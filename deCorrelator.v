==> flow/design.v <==
module deCorrelator  #(parameter width=5) (clk, rst, Input1, out1, counter_sob_2 );
    input clk,rst;
	input Input1;
	output reg out1;
	output reg[width-1:0]  counter_sob_2;
	reg[width:0]  counter;
	reg[width:0]  register1;
	reg[width-1:0]  counter_sob;
	reg enable;
	wire [width-1:0] rev_counter_sob;
	genvar i;
	generate
		for (i=0; i<width; i=i+1) begin: somename
			assign 	rev_counter_sob[i]=counter_sob[width-1-i];
		end
	endgenerate
always @(posedge clk, posedge rst) begin 
   if (rst) begin       
	  counter = 0; 
	  counter_sob = 0;
	  counter_sob_2 = 0;
	  enable=0;	  
	  register1=0;
   end 
   else begin  
		if (counter_sob==0) begin
			register1=counter;
			enable=1;
			counter_sob=0;			
			if (Input1==0)
				counter=0;
			else
				counter=1;
		end
		else begin
			counter_sob_2 = counter_sob_2+1;
			if(Input1==1 & counter_sob!=0 )
			counter=counter+1;					
		end
		if(enable) begin
			if (rev_counter_sob< register1)
				out1=1;
			else
				out1=0;
		end
		counter_sob=counter_sob+1;
  end
end
endmodule
-- Tool chain data of deCorrelator
What the tools print for deCorrelator, step after step.
Lines are those of the file above, counted from 1.
Operators: Yosys type, input widths -> output width; for muxes data width and select width s.
The mark - stands for no value.
- design top: deCorrelator
- clock input: clk
- cell library: sky130hd
- library corner: tt_025C_1v80

-- After elaboration
Source: Yosys, flattened and elaborated, memories not mapped. Widths are those after wreduce. Registers that Yosys merges into a memory's read port (data or address) are not register bits. Print and check cells do not count. Equal cells are merged and count once.
- noted register bits after elaboration: 24
- noted latch bits: 0
- noted bits in writable memories: 0
- ROM bits at 0
- word width x clocked read ports at 0
- memories at 0
- bits of input ports: 3
- noted output and inout port bits: 6
- noted cells after elaboration: 23
- $add $sub $neg at 3
- noted multipliers: 0
- div/mod/pow operators at 0
- magnitude comparators at 1
- equal/unequal tests at 0
- shift operators: 0
- mux-type cells at 7
- noted bitwise gates (word level): 2
- reductions and logical operators: 4
- operators with widths (operator ; count):
    $mux 6 ; 3
    $add 5x1->5 const B ; 2
    $lt 5x6->1 ; 1
    $add 6x1->6 const B ; 1
    $logic_not 5->1 ; 1
    $reduce_bool 5->1 ; 1
    $mux 5 ; 1
    $mux 1 ; 3
    $reduce_and 2->1 ; 1
    $reduce_bool 2->1 ; 1
    $and 1x1->1 ; 1
    $not 1->1 ; 1

-- Depth
Depth = most cells in a row (Yosys ltp): at word level without a register or memory, in the mapped netlist without a sequential cell, where the memories' decode and read muxes count.
- noted word-level depth: 4
- ABC_AREA: 0
- gate-level depth with buffers: 11
- noted depth with buffers taken out: 10

-- Synthesis result
Source: synth_stat.txt of the flow (Yosys; design flattened, memories mapped). It holds for the ABC_AREA given above (unset counts as 0); a run with the other value may have another netlist.
- cells by type (cell type ; count ; area in all (µm²)):
    sky130_fd_sc_hd__dfrtp_1 ; 23 ; 575.552
    sky130_fd_sc_hd__ha_1 ; 8 ; 100.096
    sky130_fd_sc_hd__xnor2_1 ; 7 ; 61.309
    sky130_fd_sc_hd__mux2i_1 ; 6 ; 60.058
    sky130_fd_sc_hd__nand2_1 ; 12 ; 45.043
    sky130_fd_sc_hd__xor2_1 ; 4 ; 35.034
    sky130_fd_sc_hd__edfxtp_1 ; 1 ; 30.029
    sky130_fd_sc_hd__inv_1 ; 7 ; 26.275
    sky130_fd_sc_hd__nand4_1 ; 4 ; 25.024
    sky130_fd_sc_hd__a21oi_1 ; 3 ; 15.014
    sky130_fd_sc_hd__mux2_4 ; 1 ; 15.014
    sky130_fd_sc_hd__nand3_1 ; 3 ; 15.014
    sky130_fd_sc_hd__nor2_1 ; 4 ; 15.014
    sky130_fd_sc_hd__nor3b_2 ; 1 ; 12.512
    sky130_fd_sc_hd__buf_6 ; 1 ; 11.261
    sky130_fd_sc_hd__o21ai_0 ; 2 ; 10.01
    sky130_fd_sc_hd__and2b_2 ; 1 ; 8.758
    sky130_fd_sc_hd__and4_1 ; 1 ; 8.758
Other cell types: 6; their cells: 6.
- mapped cells: 95
- synthesis area: 1111.1 µm²
- sequential area: 605.6 µm²
- flip-flop cells at 24
- noted buffer cells: 2

-- Path before layout
OpenSTA on the mapped netlist: ideal clock, no wires. The path of least setup slack (recovery checks aside). Input and output delay are each 20% of the period. Register names are those of the netlist, which keeps one name where synthesis merged equal registers.
- path type: flip-flop to flip-flop
- start point: register counter_sob[0]
- end point: register out1
- noted period: 2300 ps
- noted library setup time: 254 ps
- time at the first pin at 0 ps
- data arrival time: 1903 ps
- data required time: 2046 ps
- slack: 143 ps
- noted delay of the path: 2157 ps
- driving pins on the path at 11
- path buffers at 1
- noted period reached after synthesis: 2157 ps
"delay of the path" = arrival - input delay + setup time.
"driving pins on the path": output pins that drive a net of the path, with the launching flip-flop's if there is one; two outputs of one cell count as two.
"period reached after synthesis" = period - worst setup slack (recovery checks aside). The figure is calculated, with input and output delays left at 20% of the set period.
Between the ends stands the longest chain of elaborated cells between them, by number of cells; it is not shown to be the way that was timed. Of several equally long chains one is given.
A line is the first line of the expression or statement that the cell stems from. Yosys adds cells for indexed reads and writes and turns some case tables into memories.
At most two assigning lines are given for a register; there are more.
The path ends at the data pin of a flip-flop with enable; ways to the enable are not counted.
- cell sequence: sky130_fd_sc_hd__dfrtp_1 sky130_fd_sc_hd__inv_1 sky130_fd_sc_hd__ha_1 sky130_fd_sc_hd__nor3b_2 sky130_fd_sc_hd__and2b_2 sky130_fd_sc_hd__buf_4 sky130_fd_sc_hd__mux2i_1 sky130_fd_sc_hd__ha_1 sky130_fd_sc_hd__and4_1 sky130_fd_sc_hd__o21ai_0 sky130_fd_sc_hd__a21o_1
- cells in the longest elaborated chain at 4
- noted elaborated cells on any way between the ends: 4
- RTL lines with such cells at 2
- those cells by class: 1 x compare; 2 x mux; 1 x reduce/logical
- ends and longest elaborated chain, after synthesis (what ; RTL line ; text):
    start, declared ; 8 ; reg[width-1:0] counter_sob;
    start, assigned ; 20 ; counter_sob = 0;
    start, assigned ; 46 ; counter_sob=counter_sob+1;
    $logic_not 5->1 ; 26 ; if (counter_sob==0) begin
    $mux 6 ; 26 ;
    $lt 5x6->1 ; 41 ; if (rev_counter_sob< register1)
    $mux 1 ; 41 ;
    end, assigned ; 42 ; out1=1;
    end, assigned ; 44 ; out1=0;
    end, declared ; 4 ; output reg out1;

-- Path in the finished layout
Path of least setup slack in the final report of run 1 (OpenROAD, finished layout, wires in). Where an end is a register, its clock arrival counts in the times.
The report prints the path's times to 10 ps; the period is as set.
- path type: flip-flop to flip-flop
- start point: register counter_sob[0]
- end point: register out1
- noted period: 2020 ps
- noted library setup time: 110 ps
- time at the first pin at 330 ps
- data arrival time: 2350 ps
- data required time: 2230 ps
- slack: -110 ps
- driving pins on the path at 11
- path buffers at 0
Between the ends stands the longest chain of elaborated cells between them, by number of cells; it is not shown to be the way that was timed. Of several equally long chains one is given.
At most two assigning lines are given for a register; there are more.
The path ends at the data pin of a flip-flop with enable; ways to the enable are not counted.
- cell sequence: sky130_fd_sc_hd__dfrtp_1 sky130_fd_sc_hd__inv_1 sky130_fd_sc_hd__ha_2 sky130_fd_sc_hd__nor3b_4 sky130_fd_sc_hd__and2b_2 sky130_fd_sc_hd__mux2i_2 sky130_fd_sc_hd__ha_1 sky130_fd_sc_hd__a21oi_2 sky130_fd_sc_hd__nand2_1 sky130_fd_sc_hd__a21oi_1 sky130_fd_sc_hd__a21o_1
- cells in the longest elaborated chain at 4
- noted elaborated cells on any way between the ends: 4
- RTL lines with such cells at 2
- those cells by class: 1 x compare; 2 x mux; 1 x reduce/logical
- ends and longest elaborated chain, post-layout (what ; RTL line ; text):
    start, declared ; 8 ; reg[width-1:0] counter_sob;
    start, assigned ; 20 ; counter_sob = 0;
    start, assigned ; 46 ; counter_sob=counter_sob+1;
    $logic_not 5->1 ; 26 ; if (counter_sob==0) begin
    $mux 6 ; 26 ;
    $lt 5x6->1 ; 41 ; if (rev_counter_sob< register1)
    $mux 1 ; 41 ;
    end, assigned ; 42 ; out1=1;
    end, assigned ; 44 ; out1=0;
    end, declared ; 4 ; output reg out1;

Stored flow runs of deCorrelator (2 of them; Yosys, OpenROAD, sky130hd). They differ in their settings and are not a sequence. Constraints: input delay and output delay 20% of the set period each, output load 0.01 pF.
"achieved period" = clock period - worst setup slack. The figure is calculated, with input and output delays left at 20% of the set period.
"critical setup path time" = time allowed to the worst setup path (clock period - input delay - output delay, where it has them) - its slack; a late launch clock adds to it, a late capture clock takes from it.
"overall power" is the tool's figure for a default switching activity; nothing was simulated.
"critical setup path time" is given in steps of 10 ps.

Run 1

==> flow/run.sh <==
#!/bin/bash
# the make line also repeats the synthesis and layout settings of config.mk as NAME=value (left out here)
make -C /OpenROAD-flow-scripts/flow DESIGN_CONFIG=/design/flow/config.mk WORK_HOME=/design/flow/orfs CLKGATE_MAP_FILE= finish
==> flow/config.mk <==
export PLATFORM = sky130hd
export DESIGN_NAME = deCorrelator
export DESIGN_NICKNAME = deCorrelator
export VERILOG_FILES = /design/flow/design.v
export SDC_FILE = /design/flow/constraint.sdc
export NUM_CORES = 4
export LEC_CHECK = 0
export CAP_MARGIN = 20
export CORE_MARGIN = 2
export CORE_UTILIZATION = 40
export SLEW_MARGIN = 20
==> flow/constraint.sdc <==
create_clock -name core_clock -period 2.02 [get_ports {clk}]
set_input_delay 0.4040 -clock core_clock [delete_from_list [all_inputs] [get_ports {clk}]]
set_output_delay 0.4040 -clock core_clock [all_outputs]
set_load 0.01 [all_outputs]

Measured in run 1:
- critical setup path time: 2130 ps
- kind of the worst setup path: flip-flop to flip-flop
- noted the smallest setup slack: -115 ps
- overall power at 1206 µW
- utilization after layout at 50.3%
- die area at 3215.5 µm²
- synthesis area: 1111.1 µm²
- noted the total negative setup slack: -115 ps
- noted the standard-cell area after layout: 1351.3 µm²
- achieved period at 2135 ps

Run 2

==> flow/run.sh <==
#!/bin/bash
# the make line also repeats the synthesis and layout settings of config.mk as NAME=value (left out here)
make -C /OpenROAD-flow-scripts/flow DESIGN_CONFIG=/design/flow/config.mk WORK_HOME=/design/flow/orfs CLKGATE_MAP_FILE= finish
==> flow/config.mk <==
export PLATFORM = sky130hd
export DESIGN_NAME = deCorrelator
export DESIGN_NICKNAME = deCorrelator
export VERILOG_FILES = /design/flow/design.v
export SDC_FILE = /design/flow/constraint.sdc
export NUM_CORES = 4
export LEC_CHECK = 0
export CAP_MARGIN = 20
export CELL_PAD_IN_SITES_GLOBAL_PLACEMENT = 1
export CORE_MARGIN = 2
export CORE_UTILIZATION = 38
export CTS_CLUSTER_SIZE = 34
export PLACE_DENSITY = 0.7
export SLEW_MARGIN = 20
==> flow/constraint.sdc <==
create_clock -name core_clock -period 2.64 [get_ports {clk}]
set_input_delay 0.5280 -clock core_clock [delete_from_list [all_inputs] [get_ports {clk}]]
set_output_delay 0.5280 -clock core_clock [all_outputs]
set_load 0.01 [all_outputs]

Measured in run 2:
- critical setup path time: 2410 ps
- kind of the worst setup path: flip-flop to flip-flop
- noted the smallest setup slack: 231 ps
- overall power at 970.4 µW
- utilization after layout at 46.4%
- die area at 3372.1 µm²
- synthesis area: 1111.1 µm²
- noted the total negative setup slack: 0 ps
- noted the standard-cell area after layout: 1278.7 µm²
- achieved period at 2409 ps
